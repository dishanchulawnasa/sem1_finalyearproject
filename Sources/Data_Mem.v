==> flow/design.v <==
`timescale 1ns / 1ps
module Data_Memory
(   
    clk_i,
    reset,
    op_addr,
    addr_i,
    data_i,
    MemWrite_i,
    MemRead_i,
    data_o,
    data_mem_o
);
input clk_i;
input reset;
input [4:0] op_addr;
input [31:0] addr_i,data_i;
input MemWrite_i, MemRead_i;
integer i;
output [31:0] data_o;
output [31:0] data_mem_o;
reg [7:0] memory [0:31];
wire [31:0] op;
assign op = { memory[addr_i + 3],memory[addr_i + 2],
memory[addr_i + 1],memory[addr_i]};
assign data_mem_o = { memory[op_addr + 3],memory[op_addr + 2],
memory[op_addr + 1],memory[op_addr]};
assign data_o = (MemRead_i) ? op : 32'b0;
always @(posedge clk_i or posedge reset) begin
    if(reset)for(i=0;i<32;i=i+1)memory[i] <= 0;
     else if(MemWrite_i) begin
            memory[addr_i + 3] <= data_i[31:24];
            memory[addr_i + 2] <= data_i[23:16];
            memory[addr_i + 1] <= data_i[15:8];
            memory[addr_i]     <= data_i[7:0];
        end
end
endmodule
[Reports on Data_Memory]
What the tools print for Data_Memory, step after step.
Lines are those of the file above, counted from 1.
Cell names lack the library's common part.
The mark n/a stands for no value.
Set-up
  top: Data_Memory
  clock: clk_i
  cell library: sky130hd
  timing corner: tt_025C_1v80

[After elaboration]
Yosys after proc, flatten, opt, wreduce and memory -nomap, before mapping. Print and check cells are not counted. Equal cells are merged and count once.
Word-level totals
  word-level cells: 495
  bits of input ports: 73
  output and inout bits: 64
  register bits: 256
Cells by class
  add/subtract/negate cells: 6
  mux-type cells: 137
  reduce/logical cells: 72
  equality and inequality tests: 248
Operators with widths (count)
  8-bit case mux with 32-bit select: 8
  8-bit two-way mux: 128
  5-bit equality test (second input constant): 128
  5-bit by 4-bit equality test with 1-bit output (second input constant): 64
  5-bit by 3-bit equality test with 1-bit output (second input constant): 32
  4-bit nonzero test: 32
  5-bit by 2-bit equality test with 1-bit output (second input constant): 16
  2-bit AND reduction: 32
  5-bit by 1-bit equality test with 1-bit output (second input constant): 8
  5-bit zero test: 8
  32-bit two-way mux: 1
  5-bit by 2-bit adder with 5-bit output (second input constant): 4
  5-bit by 1-bit adder with 5-bit output (second input constant): 2

[Logic depth]
Depth = most cells in a row (Yosys ltp): at word level without a register or memory, in the mapped netlist without a sequential cell, where the memories' decode and read muxes count.
Logic depth
  word-level depth: 6
  ABC_AREA: 0
  mapped depth: 17
  gate-level depth less buffers: 9

[Mapped cells and area]
Yosys stat after the flow's synthesis: flattened, memories mapped to cells. It holds for the ABC_AREA given above (unset counts as 0); a run with the other value may have another netlist.
Cells by type
  dfrtp_1: count 256, area in all 6.41E+03 µm²
  mux2i_1: count 385, area in all 3.85E+03 µm²
  a22oi_1: count 306, area in all 2.3E+03 µm²
  clkbuf_1: count 497, area in all 1.87E+03 µm²
  nand2_1: count 498, area in all 1.87E+03 µm²
  nor2_1: count 494, area in all 1.85E+03 µm²
  a21oi_1: count 339, area in all 1.7E+03 µm²
  a211oi_1: count 198, area in all 1.49E+03 µm²
  o21ai_0: count 257, area in all 1.29E+03 µm²
  nand3_1: count 221, area in all 1.11E+03 µm²
  buf_2: count 163, area in all 815.782 µm²
  a31oi_1: count 121, area in all 756.976 µm²
  a22o_1: count 77, area in all 674.397 µm²
  mux2_2: count 53, area in all 596.822 µm²
  a221oi_1: count 68, area in all 595.571 µm²
  a32oi_1: count 68, area in all 595.571 µm²
  nand4_1: count 94, area in all 588.064 µm²
  a211o_1: count 65, area in all 569.296 µm²
Other cell types: 94; their cells: 1020.
Synthesis totals
  mapped cells: 5180
  buffer cells: 783
  sequential part of the area: 6406.1 µm²
  flip-flop cells: 256
  cell area after synthesis: 36956.7 µm²

[Timing after synthesis]
Path of least setup slack by OpenSTA after synthesis, without wires, with an ideal clock, recovery checks aside; 20% of the period is set as input and as output delay. Where synthesis merged equal registers, the netlist keeps one of their names.
Path after synthesis
  path kind: input to output
  from: in op_addr[4]
  to: out data_mem_o[8]
  stages on the path: 14
  external input delay: 1.844 ns
  time at the first pin: 1.844 ns
  external output delay: 1.844 ns
  clock period: 9.22 ns
  required time: 7.376 ns
  buffers on the path: 8
  delay of the path: 3.017 ns
  slack: 2.515 ns
  data arrival time: 4.861 ns
  synthesis period reached: 6.705 ns
"delay of the path" = arrival - input delay + setup time.
At an output port there is no setup time.
"stages on the path": output pins that drive a net of the path, with the launching flip-flop's if there is one; two outputs of one cell count as two.
"synthesis period reached" = period - worst setup slack (recovery checks aside). The figure is calculated, with input and output delays left at 20% of the set period.
The rows between start and end are the longest chain of elaborated cells between them; the timing report does not say that the signal goes this way. Where chains are equally long, one stands for them.
A line is the first line of the expression or statement that the cell stems from. Yosys adds cells for indexed reads and writes and turns some case tables into memories.
On the way, after synthesis
  cell sequence: buf_2 buf_2 inv_1 clkbuf_1 buf_1 ha_1 clkbuf_1 buf_2 clkbuf_1 clkbuf_1 nand3_1 nand4_1 nor3_1 a31oi_1
  length of the longest elaborated chain: 3
  elaborated cells between the ends (all ways): 34
  source lines of those cells: 1
  classes of those cells: add/sub (1); eq/ne (31); mux (1); reduce/logical (1)
Ends and longest elaborated chain, after synthesis
  start: declaration: RTL line 16  | input [4:0] op_addr;
  5-bit by 1-bit adder with 5-bit output: RTL line 27  | memory[op_addr + 1],memory[op_addr]};
  5-bit equality test: RTL line 27
  8-bit case mux with 32-bit select: RTL line 27
  end: declaration: RTL line 21  | output [31:0] data_mem_o;

[Timing after layout]
Path of least setup slack in the final report of flow run B (OpenROAD, finished layout, wires in). Where an end is a register, its clock arrival counts in the times.
Path post-layout
  path kind: input to output
  from: in addr_i[1]
  to: out data_o[26]
  external output delay: 1.12 ns
  stages on the path: 13
  required time: 4.46 ns
  slack: -0.58 ns
  data arrival time: 5.05 ns
  external input delay: 1.12 ns
  clock period: 5.58 ns
  buffers on the path: 7
  time at the first pin: 1.12 ns
The rows between start and end are the longest chain of elaborated cells between them; the timing report does not say that the signal goes this way. Where chains are equally long, one stands for them.
On the way, post-layout
  cell sequence: buf_2 buf_4 buf_4 o211ai_2 xnor2_2 buf_4 buf_4 a221oi_1 a2111oi_0 a2111oi_0 a31oi_1 buf_4 clkdlybuf4s50_1
  length of the longest elaborated chain: 4
  elaborated cells between the ends (all ways): 35
  classes of those cells: add/sub (1); eq/ne (31); mux (2); reduce/logical (1)
Ends and longest elaborated chain, post-layout
  start: declaration: RTL line 17  | input [31:0] addr_i,data_i;
  5-bit by 2-bit adder with 5-bit output: RTL line 24  | assign op = { memory[addr_i + 3],memory[addr_i + 2],
  5-bit equality test: RTL line 24
  8-bit case mux with 32-bit select: RTL line 24
  32-bit two-way mux: RTL line 28  | assign data_o = (MemRead_i) ? op : 32'b0;
  end: declaration: RTL line 20  | output [31:0] data_o;

Lab notebook: Data_Memory

Design Data_Memory on sky130hd. What follows are 2 stored runs of the flow, each under its own settings; their order means nothing. The constraints put input and output delay at 20% of the set period each and load the outputs with 0.01 pF.
"achieved clock period (ns)" is the run's clock period less its worst setup slack. It is reckoned from that one timing run; input and output delays stay at 20% of the period that was set.
"worst setup path time (ns)" means the part of the period allowed to the worst setup path (the constraints hold back 20% at inputs and 20% at outputs) less its slack; where the path has registers, the arrival times of their clocks count too.

Flow files of flow run A
==> flow/run.sh <==
#!/bin/bash
# the make line also repeats the synthesis and layout settings of config.mk as NAME=value (left out here)
make -C /OpenROAD-flow-scripts/flow DESIGN_CONFIG=/design/flow/config.mk WORK_HOME=/design/flow/orfs CLKGATE_MAP_FILE= finish
==> flow/config.mk <==
export PLATFORM = sky130hd
export DESIGN_NAME = Data_Memory
export DESIGN_NICKNAME = Data_Memory
export VERILOG_FILES = /design/flow/design.v
export SDC_FILE = /design/flow/constraint.sdc
export NUM_CORES = 4
export LEC_CHECK = 0
export CAP_MARGIN = 20
export CORE_MARGIN = 2
export CORE_UTILIZATION = 40
export SLEW_MARGIN = 20
==> flow/constraint.sdc <==
create_clock -name core_clock -period 3.12 [get_ports {clk_i}]
set_input_delay 0.6240 -clock core_clock [delete_from_list [all_inputs] [get_ports {clk_i}]]
set_output_delay 0.6240 -clock core_clock [all_outputs]
set_load 0.01 [all_outputs]

report of flow run A: did not finish, route, GRT-0116

Flow files of flow run B
==> flow/run.sh <==
#!/bin/bash
# the make line also repeats the synthesis and layout settings of config.mk as NAME=value (left out here)
make -C /OpenROAD-flow-scripts/flow DESIGN_CONFIG=/design/flow/config.mk WORK_HOME=/design/flow/orfs CLKGATE_MAP_FILE= finish
==> flow/config.mk <==
export PLATFORM = sky130hd
export DESIGN_NAME = Data_Memory
export DESIGN_NICKNAME = Data_Memory
export VERILOG_FILES = /design/flow/design.v
export SDC_FILE = /design/flow/constraint.sdc
export NUM_CORES = 4
export LEC_CHECK = 0
export CAP_MARGIN = 15
export CELL_PAD_IN_SITES_DETAIL_PLACEMENT = 1
export CORE_MARGIN = 5
export CORE_UTILIZATION = 21
export HOLD_SLACK_MARGIN = 0.05
export MAX_ROUTING_LAYER = met4
export PLACE_DENSITY_LB_ADDON = 0.3
export SETUP_SLACK_MARGIN = -0.44
export SLEW_MARGIN = 30
==> flow/constraint.sdc <==
create_clock -name core_clock -period 5.58 [get_ports {clk_i}]
set_input_delay 1.1160 -clock core_clock [delete_from_list [all_inputs] [get_ports {clk_i}]]
set_output_delay 1.1160 -clock core_clock [all_outputs]
set_load 0.01 [all_outputs]

report of flow run B
yosys chip area after synthesis (um^2): 36956.7
finish__design__die__area: 184475.0
finish__design__instance__area__stdcell: 50532.2
finish__design__instance__utilization: 0.2879
finish__timing__setup__ws: -0.582
achieved clock period (ns): 6.162
worst setup path time (ns): 3.93
worst setup path kind: input to output
